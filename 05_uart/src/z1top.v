==> flow/design.v <==
module z1top #(
    parameter BAUD_LENGTH_IN_CYCLES = 125000000/115200,
    parameter DATA = 8'b01000001  
)
(
    input sysclk,
    input data_ready,
    output busy,  
    output UART_TX
);
    localparam MAX_BIT_SENT = 10;
    reg [$clog2(BAUD_LENGTH_IN_CYCLES):0] count = 0, next_count;
    reg [9:0] shifting_data, next_shifting_data;
    reg [3:0] bit_sent = 0, next_bit_sent;
    localparam STATE_IDLE = 1'b0;
    localparam STATE_BUSY = 1'b1;
    reg state = STATE_IDLE, next_state;
    reg all_sent;
    always @(*) begin
        next_state = state;
        if (state == STATE_IDLE && data_ready)
            next_state = STATE_BUSY;
        else if (state == STATE_BUSY && all_sent)
            next_state = STATE_IDLE;
    end
    always @(*) begin
        all_sent = 0;
        case (state)
            STATE_IDLE:
                begin
                    next_count = 0;
                    next_shifting_data = { 1'd1, DATA, 1'd0 };
                    next_bit_sent = 0;
                end
            STATE_BUSY:
                begin
                    next_count = count + 1;
                    next_shifting_data = shifting_data;
                    next_bit_sent = bit_sent;
                    if (next_count == BAUD_LENGTH_IN_CYCLES) begin
                        next_count = 0;
                        next_shifting_data = shifting_data >> 1;
                        next_bit_sent = bit_sent + 1;
                        if (next_bit_sent == MAX_BIT_SENT) begin
                            next_bit_sent = 0;
                            all_sent = 1;
                        end
                    end
                end
        endcase
    end
    always @(posedge sysclk) begin
        count <= next_count;
        shifting_data <= next_shifting_data;
        bit_sent <= next_bit_sent;
        state <= next_state;
    end
    assign UART_TX = state == STATE_BUSY ? shifting_data[0] : 1'b1;
    assign busy = state == STATE_BUSY;
endmodule
# From RTL to reports: z1top
# The steps from the RTL of z1top to its reports follow in flow order.
# Lines are those of the file above, counted from 1.
# Operators: Yosys type, input widths -> output width; for muxes data width and select width s.
# Cell names lack the library's common part.
# A cell with -- has no value.
dict set report inputs {
  top {z1top}
  clock_port {sysclk}
  cell_library {sky130hd}
  pvt_corner {tt_025C_1v80}
}

# Word level
# Counts by Yosys on the flattened word-level netlist (proc, flatten, opt, wreduce; memories kept). Register bits leave out memories and registers merged into their read ports (data or address). Print and check cells are left out. Cells with the same type and inputs are merged into one.
dict set report bits {
  regBits 27
  inputBits 2
}
dict set report classes {
  add_sub_neg 2
  n_eq 3
  muxes 11
  n_logic 1
  reduce_and_logical 2
}
# op n
set ops {}
lappend ops {{$pmux 12 s2} 1}
lappend ops {{$pmux 10 s2} 1}
lappend ops {{$add 12x1->12 const B} 1}
lappend ops {{$eq 12x11->1 const B} 1}
lappend ops {{$mux 12} 1}
lappend ops {{$mux 10} 1}
lappend ops {{$pmux 4 s2} 1}
lappend ops {{$mux 4} 2}
lappend ops {{$add 4x1->4 const B} 1}
lappend ops {{$eq 4x4->1 const B} 1}
lappend ops {{$mux 1} 3}
lappend ops {{$logic_and 1x1->1} 2}
lappend ops {{$ne 2x1->1 const B} 1}
lappend ops {{$pmux 1 s2} 1}
lappend ops {{$not 1->1} 1}

# Logic depth
# Longest topological path by Yosys (ltp), each cell counted once; first at word level (registers and memories cut), then after technology mapping (sequential cells cut; the memories' decode and read muxes count).
dict set report logic_depth {
  word_depth 6
  abc_area 0
  ltp_mapped 6
}

# After synthesis
# Source: synth_stat.txt of the flow (Yosys; design flattened, memories mapped). It holds for the ABC_AREA given above (unset counts as 0); a run with the other value may have another netlist.
# type n
set by_type {}
lappend by_type {edfxtp_1 14}
lappend by_type {dfxtp_1 13}
lappend by_type {xnor2_1 8}
lappend by_type {nor2_1 15}
lappend by_type {and2_1 8}
lappend by_type {ha_1 4}
lappend by_type {o41ai_4 1}
lappend by_type {inv_1 7}
lappend by_type {a21oi_1 5}
lappend by_type {nand3_1 5}
lappend by_type {o21ai_0 5}
lappend by_type {or3_1 4}
lappend by_type {nand3b_1 3}
lappend by_type {nand2b_1 3}
lappend by_type {nand4_1 3}
lappend by_type {xor2_1 2}
lappend by_type {buf_4 2}
lappend by_type {nand2_1 4}
# Other cell types: 16; their cells: 19.
dict set report mapped {
  cell_count 125
  synth_area_um2 1298.7
  seqArea_um2 680.7
  flip_flops 27
  n_buf 3
}

# Path before layout
# Source: OpenSTA report_checks on the synthesized netlist (no wires, ideal clock, input and output delay 20% of the period each), path of least setup slack; recovery checks are left aside. Register names are those of the netlist, which keeps one name where synthesis merged equal registers.
dict set report synth_timing {
  path_type {register to register}
  from {register count[0]}
  to {register bit_sent[0]}
  period_ns 2.71
  setup_ns 0.389
  launch_ns 0.000
  arrival_time_ns 1.948
  required_ns 2.321
  path_slack_ns 0.373
  path_delay_ns 2.337
  stages 6
  period_less_setup_slack_ns 2.337
}
# "path_delay_ns" is the arrival time less input delay plus setup time.
# "stages" counts driving pins, that of a launching flip-flop among them; a cell with two outputs on the path counts twice.
# "period_less_setup_slack_ns" = period - worst setup slack (recovery checks aside). The figure is calculated, with input and output delays left at 20% of the set period.
# Between the ends stands the longest chain of elaborated cells between them, by number of cells; it is not shown to be the way that was timed. Of several equally long chains one is given.
# A line is the first line of the expression or statement that the cell stems from. Yosys adds cells for indexed reads and writes and turns some case tables into memories.
# Only ways into the end's enable, where the timed path ends, are counted here.
dict set report synth_between {
  path_cell_list {dfxtp_1 -> ha_1 -> nand3_1 -> xnor2_1 -> nand3_1 -> o41ai_4}
  elab_chain_len 3
}
# element line
set synth_rtl {}
lappend synth_rtl {{from (decl)} 12} ;# reg [$clog2(BAUD_LENGTH_IN_CYCLES):0] count = 0, next_count;
lappend synth_rtl {{from (assign)} 53} ;# count <= next_count;
lappend synth_rtl {{$add 12x1->12} 37} ;# next_count = count + 1;
lappend synth_rtl {{$eq 12x11->1} 40} ;# if (next_count == BAUD_LENGTH_IN_CYCLES) begin
lappend synth_rtl {{$ne 2x1->1} --}
lappend synth_rtl {{to (assign)} 55} ;# bit_sent <= next_bit_sent;
lappend synth_rtl {{to (decl)} 14} ;# reg [3:0] bit_sent = 0, next_bit_sent;

# Timing after layout
# From the final timing report of run A: the path of least setup slack in the routed layout; clock arrival at registers is part of the times.
dict set report layout_timing {
  path_type {register to register}
  from {register count[0]}
  to {register shifting_data[0]}
  period_ns 4.01
  setup_ns 0.29
  launch_ns 0.27
  arrival_time_ns 2.42
  required_ns 3.98
  path_slack_ns 1.56
  stages 7
}
# Between the ends stands the longest chain of elaborated cells between them, by number of cells; it is not shown to be the way that was timed. Of several equally long chains one is given.
# Only ways into the end's enable, where the timed path ends, are counted here.
dict set report layout_between {
  path_cell_list {dfxtp_1 -> ha_1 -> nand3_1 -> a211oi_1 -> a31oi_1 -> o41ai_4 -> buf_4}
  elab_chain_len 3
}
# element line
set layout_rtl {}
lappend layout_rtl {{from (decl)} 12} ;# reg [$clog2(BAUD_LENGTH_IN_CYCLES):0] count = 0, next_count;
lappend layout_rtl {{from (assign)} 53} ;# count <= next_count;
lappend layout_rtl {{$add 12x1->12} 37} ;# next_count = count + 1;
lappend layout_rtl {{$eq 12x11->1} 40} ;# if (next_count == BAUD_LENGTH_IN_CYCLES) begin
lappend layout_rtl {{$ne 2x1->1} --}
lappend layout_rtl {{to (assign)} 54} ;# shifting_data <= next_shifting_data;
lappend layout_rtl {{to (decl)} 13} ;# reg [9:0] shifting_data, next_shifting_data;

# Module z1top, platform sky130hd: 2 stored runs of the flow (Yosys, OpenROAD) with differing settings, in no particular order. Input and output delays are each 20% of the period that was set; the output load is 0.01 pF.
# "achieved_period_ns" = clock period - worst setup slack. The figure is calculated, with input and output delays left at 20% of the set period.
# "worst_path_time_ns": the worst setup path's part of the clock period (all of it between registers, 20% less for each end at a port) less its slack. A launch clock that arrives late makes it longer, a capture clock that arrives late makes it shorter.
# "design_power_uw" is the tool's figure for a default switching activity; nothing was simulated.
run="run A" settings period_ns=4.01 CORE_UTILIZATION=33 SETUP_SLACK_MARGIN=0.09 PLACE_DENSITY=0.74 CELL_PAD_IN_SITES_GLOBAL_PLACEMENT=3 CELL_PAD_IN_SITES_DETAIL_PLACEMENT=1 TNS_END_PERCENT=100 ABC_AREA=0 CTS_CLUSTER_SIZE=55 CTS_CLUSTER_DIAMETER=250 SLEW_MARGIN=5 CAP_MARGIN=20 CORE_MARGIN=2
run="run A" results ys_area_um2=1298.7 dieArea_um2=4453.6 layout_stdcell_area_um2=1426.4 setup_ws_ns=1.561 setupTns_ns=0.000 ws_hold_ns=0.525 design_power_uw=670.3 achieved_period_ns=2.449 worst_path_time_ns=2.45 path_kind="register to register"
run="run B" settings period_ns=1.83 CORE_UTILIZATION=43 SETUP_SLACK_MARGIN=0.01 PLACE_DENSITY=0.38 CORE_MARGIN=8 ABC_AREA=1 CAP_MARGIN=20 SLEW_MARGIN=20
run="run B" results ys_area_um2=1277.5 dieArea_um2=4971.0 layout_stdcell_area_um2=1605.3 setup_ws_ns=0.008 setupTns_ns=0.000 ws_hold_ns=0.527 design_power_uw=878.4 achieved_period_ns=1.822 worst_path_time_ns=1.82 path_kind="register to register"
